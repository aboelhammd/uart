==> flow/design.v <==
module UART_SERIALIZER #(parameter WIDTH=8)(
	input CLK,serial_en,RST ,DATA_VALID,
	input [WIDTH-1:0] P_DATA,
	output reg serial_done,
	output reg serial_data ,
	output stop_case
);
reg [2:0] counter;
reg [WIDTH-1:0] P_DATA_reg;
assign stop_case=(counter==0 && !serial_en ) ? 1 : 0;  
always @(posedge CLK or negedge RST) begin : proc_
	if(~RST) begin
		P_DATA_reg <= 0;
	end else if (stop_case && DATA_VALID )begin
		P_DATA_reg <= P_DATA ;
	end
end
always @(posedge CLK or negedge RST) begin 
	if(~RST) begin
		serial_done <= 0;
		serial_data <=0;
		counter<=0;
	end
	else if(serial_en) begin
		if(counter<7 ) begin
		 	serial_data <=P_DATA_reg[counter];
		 	counter<=counter+1;
		end
		else begin
			serial_data <=P_DATA_reg[counter];
			serial_done<=1;
		end
	end
	else begin
		serial_done<=0;
		counter<=0;
	end
end
endmodule 
From RTL to reports: UART_SERIALIZER

Tool output for the design above, in the order of the flow.
Lines are those of the file above, counted from 1.
Operators: Yosys type, input widths -> output width; for muxes data width and select width s.
A cell with - has no value.

Design top: UART_SERIALIZER
Clock input: CLK
Cell library: sky130hd
Library corner: tt_025C_1v80

Elaborated design

Source: Yosys, flattened and elaborated, memories not mapped. Widths are those after wreduce. Registers that Yosys merges into a memory's read port (data or address) are not register bits. Print and check cells do not count. Equal cells are merged and count once.

Output and inout port bits: 3
Input bits: 12
Register bits: 13
Word-level cells: 18

Equal/unequal tests: 2
Shift operators: 1
Multiplexer cells: 5
Add/sub/neg operators: 1
Order comparisons: 1
Reduce/logical cells: 4

Operators with widths:

| operator            | number |
| $shiftx 8x3->1      | 1 |
| $mux 3              | 2 |
| $add 3x1->3 const B | 1 |
| $lt 3x3->1 const B  | 1 |
| $logic_not 3->1     | 1 |
| $mux 1              | 3 |
| $logic_and 1x1->1   | 2 |
| $ne 2x1->1 const B  | 1 |
| $ne 2x2->1 const B  | 1 |
| $logic_not 1->1     | 1 |

Longest topological paths

Longest topological path by Yosys (ltp), each cell counted once; first at word level (registers and memories cut), then after technology mapping (sequential cells cut; the memories' decode and read muxes count).

Depth in word-level cells: 4
ABC_AREA: 0
Gate-level depth with buffers: 6
Gate-level depth less buffers: 5

Netlist

Yosys stat after the flow's synthesis: flattened, memories mapped to cells. It holds for the ABC_AREA given above (unset counts as 0); a run with the other value may have another netlist.
The area totals of this step are shown rounded.

Cells by type:

| cell                      | number | total area (um2) |
| sky130_fd_sc_hd__dfrtp_1  | 13     | 325.312 |
| sky130_fd_sc_hd__mux2_4   | 8      | 120.115 |
| sky130_fd_sc_hd__ha_1     | 2      | 25.024 |
| sky130_fd_sc_hd__mux2_2   | 2      | 22.522 |
| sky130_fd_sc_hd__mux4_2   | 1      | 22.522 |
| sky130_fd_sc_hd__buf_12   | 1      | 20.019 |
| sky130_fd_sc_hd__o21a_1   | 2      | 15.014 |
| sky130_fd_sc_hd__nor3b_2  | 1      | 12.512 |
| sky130_fd_sc_hd__inv_1    | 3      | 11.261 |
| sky130_fd_sc_hd__and2_4   | 1      | 8.758 |
| sky130_fd_sc_hd__o221ai_1 | 1      | 8.758 |
| sky130_fd_sc_hd__a21boi_0 | 1      | 7.507 |
| sky130_fd_sc_hd__nand2_1  | 2      | 7.507 |
| sky130_fd_sc_hd__nor2_1   | 2      | 7.507 |
| sky130_fd_sc_hd__a31oi_1  | 1      | 6.256 |
| sky130_fd_sc_hd__nand2b_1 | 1      | 6.256 |
| sky130_fd_sc_hd__o22ai_1  | 1      | 6.256 |
| sky130_fd_sc_hd__o21ai_0  | 1      | 5.005 |

Chip area (Yosys): 640 um2
Flip-flops: 13
Sequential part of the area: 330 um2
Buffers: 1
Standard cells after synthesis: 44

Timing after synthesis

Path of least setup slack by OpenSTA after synthesis, without wires, with an ideal clock, recovery checks aside; 20% of the period is set as input and as output delay. Where synthesis merged equal registers, the netlist keeps one of their names.

Kind: reg-to-reg
From: register counter[0]
To: register P_DATA_reg[0]
Required time: 1,445 ps
Setup time: 125 ps
Data arrival time: 1,495 ps
Period: 1,570 ps
Stages on the path: 7
Time at the first pin: 0 ps
Slack: -50 ps
Buffers on the path: 1
Delay of the path: 1,620 ps
Period reached after synthesis: 1,620 ps

"delay of the path" is the arrival time less input delay plus setup time.
"stages on the path" counts driving pins, that of a launching flip-flop among them; a cell with two outputs on the path counts twice.
"period reached after synthesis" = period - worst setup slack (recovery checks aside). The figure is calculated, with input and output delays left at 20% of the set period.
The rows between start and end are the longest chain of elaborated cells between them; the timing report does not say that the signal goes this way. Where chains are equally long, one stands for them.
A line is the first line of the expression or statement that the cell stems from. Yosys adds cells for indexed reads and writes and turns some case tables into memories.
A register here has more assigning lines than the two given.

Cell sequence: sky130_fd_sc_hd__dfrtp_1 -> sky130_fd_sc_hd__inv_1 -> sky130_fd_sc_hd__ha_1 -> sky130_fd_sc_hd__nor3b_2 -> sky130_fd_sc_hd__and2_4 -> sky130_fd_sc_hd__buf_12 -> sky130_fd_sc_hd__mux2_4
Cells in the longest elaborated chain: 4
Elaborated cells between the ends (all ways): 4
RTL lines with such cells: 2
Those cells by class: mux: 1; reduce/logical: 3

Ends and longest elaborated chain, after synthesis:

| item               | line | text |
| start: declaration | 8    | `reg [2:0] counter;` |
| start: assignment  | 22   | `counter<=0;` |
| start: assignment  | 27   | `counter<=counter+1;` |
| $logic_not 3->1    | 10   | `assign stop_case=(counter==0 && !serial_en ) ? 1 : 0;` |
| $logic_and 1x1->1  | 10   |  |
| $mux 1             | 10   |  |
| $logic_and 1x1->1  | 14   | `end else if (stop_case && DATA_VALID )begin` |
| end: assignment    | 13   | `P_DATA_reg <= 0;` |
| end: assignment    | 15   | `P_DATA_reg <= P_DATA ;` |
| end: declaration   | 9    | `reg [WIDTH-1:0] P_DATA_reg;` |

Some nets on the timed path still bear RTL names; the line given drives or declares the net.

Nets with RTL names, path after synthesis:

| net       | line |
| stop_case | 10 |

Path in the finished layout

Path of least setup slack in the final report of flow run A (OpenROAD, finished layout, wires in). Where an end is a register, its clock arrival counts in the times.
The report prints the path's times to 10 ps; the period is as set.

Kind: input-to-output
From: input serial_en
To: output stop_case
External output delay: 500 ps
Buffers on the path: 2
Time at the first pin: 500 ps
Period: 2,480 ps
Input delay: 500 ps
Data arrival time: 1,860 ps
Required time: 1,980 ps
Stages on the path: 3
Slack: 130 ps

The rows between start and end are the longest chain of elaborated cells between them; the timing report does not say that the signal goes this way. Where chains are equally long, one stands for them.

Cell sequence: sky130_fd_sc_hd__clkdlybuf4s50_1 -> sky130_fd_sc_hd__nor3b_2 -> sky130_fd_sc_hd__clkdlybuf4s50_1
Cells in the longest elaborated chain: 3
Elaborated cells between the ends (all ways): 3
RTL lines with such cells: 1
Those cells by class: mux: 1; reduce/logical: 2

Ends and longest elaborated chain, after layout:

| item               | line | text |
| start: declaration | 2    | `input CLK,serial_en,RST ,DATA_VALID,` |
| $logic_not 1->1    | 10   | `assign stop_case=(counter==0 && !serial_en ) ? 1 : 0;` |
| $logic_and 1x1->1  | 10   |  |
| $mux 1             | 10   |  |
| end: declaration   | 6    | `output stop_case` |

--- measured runs ---
Flow measurements of UART_SERIALIZER on sky130hd: 2 stored runs with different settings, listed in no order. Input and output delays are each 20% of the period that was set; the output load is 0.01 pF.
"achieved period" is the run's clock period less its worst setup slack. It is reckoned from that one timing run; input and output delays stay at 20% of the period that was set.
By "critical setup path time" is meant the share of the clock period that the worst setup path is allowed (20% is reserved at inputs, 20% at outputs), minus its slack. Clock arrival times at its registers enter into it.
"total power of the final layout": no workload was simulated; the value follows from the tool's default switching activity.
"critical setup path time" is known to 10 ps.
Measured values are rounded.
Settings: . = not set for that run.

| item                                 | flow run A      | flow run B    |
| period_ns                            | 2.48            | 1.69          |
| CORE_UTILIZATION                     | 26              | 33            |
| PLACE_DENSITY                        | 0.81            | .             |
| HOLD_SLACK_MARGIN                    | 0.19            | .             |
| CELL_PAD_IN_SITES_GLOBAL_PLACEMENT   | 1               | .             |
| TNS_END_PERCENT                      | 70              | 5             |
| GPL_TIMING_DRIVEN                    | 0               | 0             |
| CTS_CLUSTER_DIAMETER                 | 152             | .             |
| CAP_MARGIN                           | 10              | 15            |
| MIN_ROUTING_LAYER                    | met1            | .             |
| CORE_MARGIN                          | 2               | 3             |
| SLEW_MARGIN                          | 20              | 40            |
| SETUP_SLACK_MARGIN                   | .               | 0.41          |
| PLACE_DENSITY_LB_ADDON               | .               | 0.02          |
| ABC_AREA                             | .               | 0             |
| MAX_ROUTING_LAYER                    | .               | met5          |
| setup slack of the worst path (ps)   | 130             | 150           |
| post-synthesis cell area (um2)       | 640             | 640           |
| total power of the final layout (uW) | 570             | 860           |
| critical setup path time (ps)        | 1,360           | 1,200         |
| worst setup path type                | input-to-output | reg-to-output |
| total negative slack (ps)            | 0               | 0             |
| std-cell area (final layout) (um2)   | 840             | 870           |
| full die area (um2)                  | 2,900           | 2,500         |
| achieved period (ps)                 | 2,354           | 1,541         |
--- end ---
