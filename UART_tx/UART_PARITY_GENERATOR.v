==> flow/design.v <==
module UART_PARITY_GENERATOR #(parameter WIDTH=8)(
	input CLK,RST ,DATA_VALID,
	input [WIDTH-1:0] P_DATA,
	input PAR_EN,PAR_TYPE,
	input stop_case,
	output reg parity_bit,
	output reg PAR_EN_reg  
);
reg [WIDTH-1:0] P_DATA_reg;
reg  PAR_TYPE_reg;
always @(posedge CLK or negedge RST) begin 
	if(~RST) begin
		P_DATA_reg <= 0;
		PAR_EN_reg<=0;
		PAR_TYPE_reg<=0;
	end else if(stop_case && DATA_VALID)begin
		P_DATA_reg <= P_DATA ;
		PAR_EN_reg<=PAR_EN;
		PAR_TYPE_reg<=PAR_TYPE;
	end
end
always @(posedge CLK or negedge RST) begin 
	if(~RST) begin
		parity_bit <= 0;
	end else if(PAR_EN_reg) begin
		 if(PAR_TYPE_reg) begin
		 	parity_bit <= ~^ P_DATA_reg;
		 end
		 else begin
		 	parity_bit <= ^P_DATA_reg;
		 end
	end
end
endmodule 
Tool chain data of UART_PARITY_GENERATOR --
Tool output for the design above, in the order of the flow. Lines are those of the file above, counted from 1. Operators: Yosys type, input widths -> output width; for muxes data width and select width s. Not given: --
Design: design top UART_PARITY_GENERATOR, clock CLK, cell library sky130hd, library corner tt_025C_1v80

Word-level counts --
Yosys after proc, flatten, opt, wreduce and memory -nomap, before mapping. Enables and synchronous resets that opt folds into registers are not counted as muxes. Memory bits, and registers merged into a memory's read port (data or address), are not among the register bits. Print and check cells are not counted. Equal cells are merged and count once.
Cells by class: muxes and demuxes 1, reductions and logical operators 3
Operators by type and width (count):
- $reduce_xnor 8->1 | 1
- $reduce_xor 8->1 | 1
- $logic_and 1x1->1 | 1
- $mux 1 | 1
Storage and ports: register bits after elaboration 11, bits of input ports 14, output and inout bits 2

Longest topological paths --
Yosys ltp: most cells in a row. Word level: on the elaborated netlist, between registers, memories and ports. Mapped: between sequential cells and ports; inverters and the memories' decode and read muxes count.
Depth: depth after elaboration 2, ABC_AREA 0, depth in mapped cells 4, gate-level depth less buffers 4

Mapped cells and area --
Source: synth_stat.txt of the flow (Yosys; design flattened, memories mapped). It holds for the ABC_AREA given above (unset counts as 0); a run with the other value may have another netlist. The area totals of this step are shown rounded.
Cell types:
- sky130_fd_sc_hd__dfrtp_1 | count 11, area in all 275.264 um^2
- sky130_fd_sc_hd__mux2_2 | count 7, area in all 78.826 um^2
- sky130_fd_sc_hd__mux2_1 | count 3, area in all 33.782 um^2
- sky130_fd_sc_hd__xnor2_4 | count 1, area in all 27.526 um^2
- sky130_fd_sc_hd__xnor2_1 | count 3, area in all 26.275 um^2
- sky130_fd_sc_hd__xnor3_2 | count 1, area in all 23.773 um^2
- sky130_fd_sc_hd__xnor2_2 | count 1, area in all 16.266 um^2
- sky130_fd_sc_hd__mux2_4 | count 1, area in all 15.014 um^2
- sky130_fd_sc_hd__xor2_1 | count 1, area in all 8.758 um^2
- sky130_fd_sc_hd__nand2_1 | count 1, area in all 3.754 um^2
Synthesis totals: cells in the netlist 30, cell area after synthesis 509 um^2, sequential area 275 um^2, flip-flops 11

Timing after synthesis --
OpenSTA on the mapped netlist: ideal clock, no wires. The path of least setup slack (recovery checks aside). Input and output delay are each 20% of the period. Register names are those of the netlist, which keeps one name where synthesis merged equal registers.
Timing post-synthesis: kind register to register, from register P_DATA_reg[4], to register parity_bit, clock period 1.68 ns, setup time 0.125 ns, time at the first pin 0.000 ns, arrival 1.299 ns, path slack 0.256 ns, path delay 1.424 ns, stages 5, path buffers 0, synthesis period reached 1.424 ns
"path delay" = arrival - input delay + setup time. "stages" counts driving pins, that of a launching flip-flop among them; a cell with two outputs on the path counts twice. "synthesis period reached" = period - worst setup slack (recovery checks aside). The figure is calculated, with input and output delays left at 20% of the set period. The rows between start and end are the longest chain of elaborated cells between them; the timing report does not say that the signal goes this way. Where chains are equally long, one stands for them. A line is the first line of the expression or statement that the cell stems from. Yosys adds cells for indexed reads and writes and turns some case tables into memories. At most two assigning lines are given for a register; there are more.
On the way, post-synthesis: cell sequence sky130_fd_sc_hd__dfrtp_1 sky130_fd_sc_hd__xnor2_1 sky130_fd_sc_hd__xnor3_2 sky130_fd_sc_hd__xnor2_1 sky130_fd_sc_hd__mux2_4, cells in the longest elaborated chain 2
Ends and longest elaborated chain, post-synthesis:
- from (decl) | RTL line 9 | reg [WIDTH-1:0] P_DATA_reg;
- from (assign) | RTL line 13 | P_DATA_reg <= 0;
- from (assign) | RTL line 17 | P_DATA_reg <= P_DATA ;
- $reduce_xor 8->1 | RTL line 30 | parity_bit <= ^P_DATA_reg;
- $mux 1 | RTL line 26 | if(PAR_TYPE_reg) begin
- to (assign) | RTL line 27 | parity_bit <= ~^ P_DATA_reg;
- to (assign) | RTL line 30
- to (decl) | RTL line 6 | output reg parity_bit,

Worst path after layout --
From the final timing report of stored run 1: the path of least setup slack in the routed layout; clock arrival at registers is part of the times.
Timing after layout: kind register to register, from register P_DATA_reg[4], to register parity_bit, clock period 1.79 ns, setup time 0.11 ns, time at the first pin 0.27 ns, arrival 1.64 ns, path slack 0.30 ns, stages 5, path buffers 0
The rows between start and end are the longest chain of elaborated cells between them; the timing report does not say that the signal goes this way. Where chains are equally long, one stands for them. At most two assigning lines are given for a register; there are more.
On the way, after layout: cell sequence sky130_fd_sc_hd__dfrtp_1 sky130_fd_sc_hd__xnor2_1 sky130_fd_sc_hd__xnor3_2 sky130_fd_sc_hd__xnor2_1 sky130_fd_sc_hd__mux2_4, cells in the longest elaborated chain 2
Ends and longest elaborated chain, after layout:
- from (decl) | RTL line 9 | reg [WIDTH-1:0] P_DATA_reg;
- from (assign) | RTL line 13 | P_DATA_reg <= 0;
- from (assign) | RTL line 17 | P_DATA_reg <= P_DATA ;
- $reduce_xor 8->1 | RTL line 30 | parity_bit <= ^P_DATA_reg;
- $mux 1 | RTL line 26 | if(PAR_TYPE_reg) begin
- to (assign) | RTL line 27 | parity_bit <= ~^ P_DATA_reg;
- to (assign) | RTL line 30
- to (decl) | RTL line 6 | output reg parity_bit,

Add stored flow runs of UART_PARITY_GENERATOR

Settings and measured results of 2 stored flow runs for module UART_PARITY_GENERATOR (sky130hd), not sorted in any way. The constraints put input and output delay at 20% of the set period each and load the outputs with 0.01 pF.
"clock period achieved" is the run's clock period less its worst setup slack. It is reckoned from that one timing run; input and output delays stay at 20% of the period that was set.
By "worst path time" is meant the share of the clock period that the worst setup path is allowed (20% is reserved at inputs, 20% at outputs), minus its slack. Clock arrival times at its registers enter into it.
"overall power": no workload was simulated; the value follows from the tool's default switching activity.
The results are shown rounded.

[stored run 1] flow files
==> flow/run.sh <==
#!/bin/bash
# the make line also repeats the synthesis and layout settings of config.mk as NAME=value (left out here)
make -C /OpenROAD-flow-scripts/flow DESIGN_CONFIG=/design/flow/config.mk WORK_HOME=/design/flow/orfs CLKGATE_MAP_FILE= finish
==> flow/config.mk <==
export PLATFORM = sky130hd
export DESIGN_NAME = UART_PARITY_GENERATOR
export DESIGN_NICKNAME = UART_PARITY_GENERATOR
export VERILOG_FILES = /design/flow/design.v
export SDC_FILE = /design/flow/constraint.sdc
export NUM_CORES = 4
export LEC_CHECK = 0
export CAP_MARGIN = 20
export CORE_MARGIN = 2
export CORE_UTILIZATION = 40
export SETUP_SLACK_MARGIN = 0.3
export SLEW_MARGIN = 20
==> flow/constraint.sdc <==
create_clock -name core_clock -period 1.79 [get_ports {CLK}]
set_input_delay 0.3580 -clock core_clock [delete_from_list [all_inputs] [get_ports {CLK}]]
set_output_delay 0.3580 -clock core_clock [all_outputs]
set_load 0.01 [all_outputs]

[stored run 1] result: utilization after layout 61.4 %; overall power 765 uW; smallest setup slack 0.303 ns; sum of negative setup slack 0.000 ns; standard-cell area of the final layout 701 um^2; worst path time 1.49 ns; worst setup path kind register to register; clock period achieved 1.487 ns; synthesis area 509 um^2; die area 1,570 um^2

[stored run 2] flow files
==> flow/run.sh <==
#!/bin/bash
# the make line also repeats the synthesis and layout settings of config.mk as NAME=value (left out here)
make -C /OpenROAD-flow-scripts/flow DESIGN_CONFIG=/design/flow/config.mk WORK_HOME=/design/flow/orfs CLKGATE_MAP_FILE= finish
==> flow/config.mk <==
export PLATFORM = sky130hd
export DESIGN_NAME = UART_PARITY_GENERATOR
export DESIGN_NICKNAME = UART_PARITY_GENERATOR
export VERILOG_FILES = /design/flow/design.v
export SDC_FILE = /design/flow/constraint.sdc
export NUM_CORES = 4
export LEC_CHECK = 0
export CAP_MARGIN = 20
export CORE_ASPECT_RATIO = 1.5
export CORE_MARGIN = 10
export CORE_UTILIZATION = 31
export CTS_CLUSTER_DIAMETER = 33
export MIN_ROUTING_LAYER = met2
export SETUP_SLACK_MARGIN = 0.06
export SLEW_MARGIN = 20
==> flow/constraint.sdc <==
create_clock -name core_clock -period 1.18 [get_ports {CLK}]
set_input_delay 0.2360 -clock core_clock [delete_from_list [all_inputs] [get_ports {CLK}]]
set_output_delay 0.2360 -clock core_clock [all_outputs]
set_load 0.01 [all_outputs]

[stored run 2] result: worst path time 1.49 ns; worst setup path kind register to register; die area 3,700 um^2; synthesis area 509 um^2; sum of negative setup slack -0.306 ns; utilization after layout 49.3 %; clock period achieved 1.486 ns; smallest setup slack -0.306 ns; standard-cell area of the final layout 744 um^2; overall power 1,220 uW
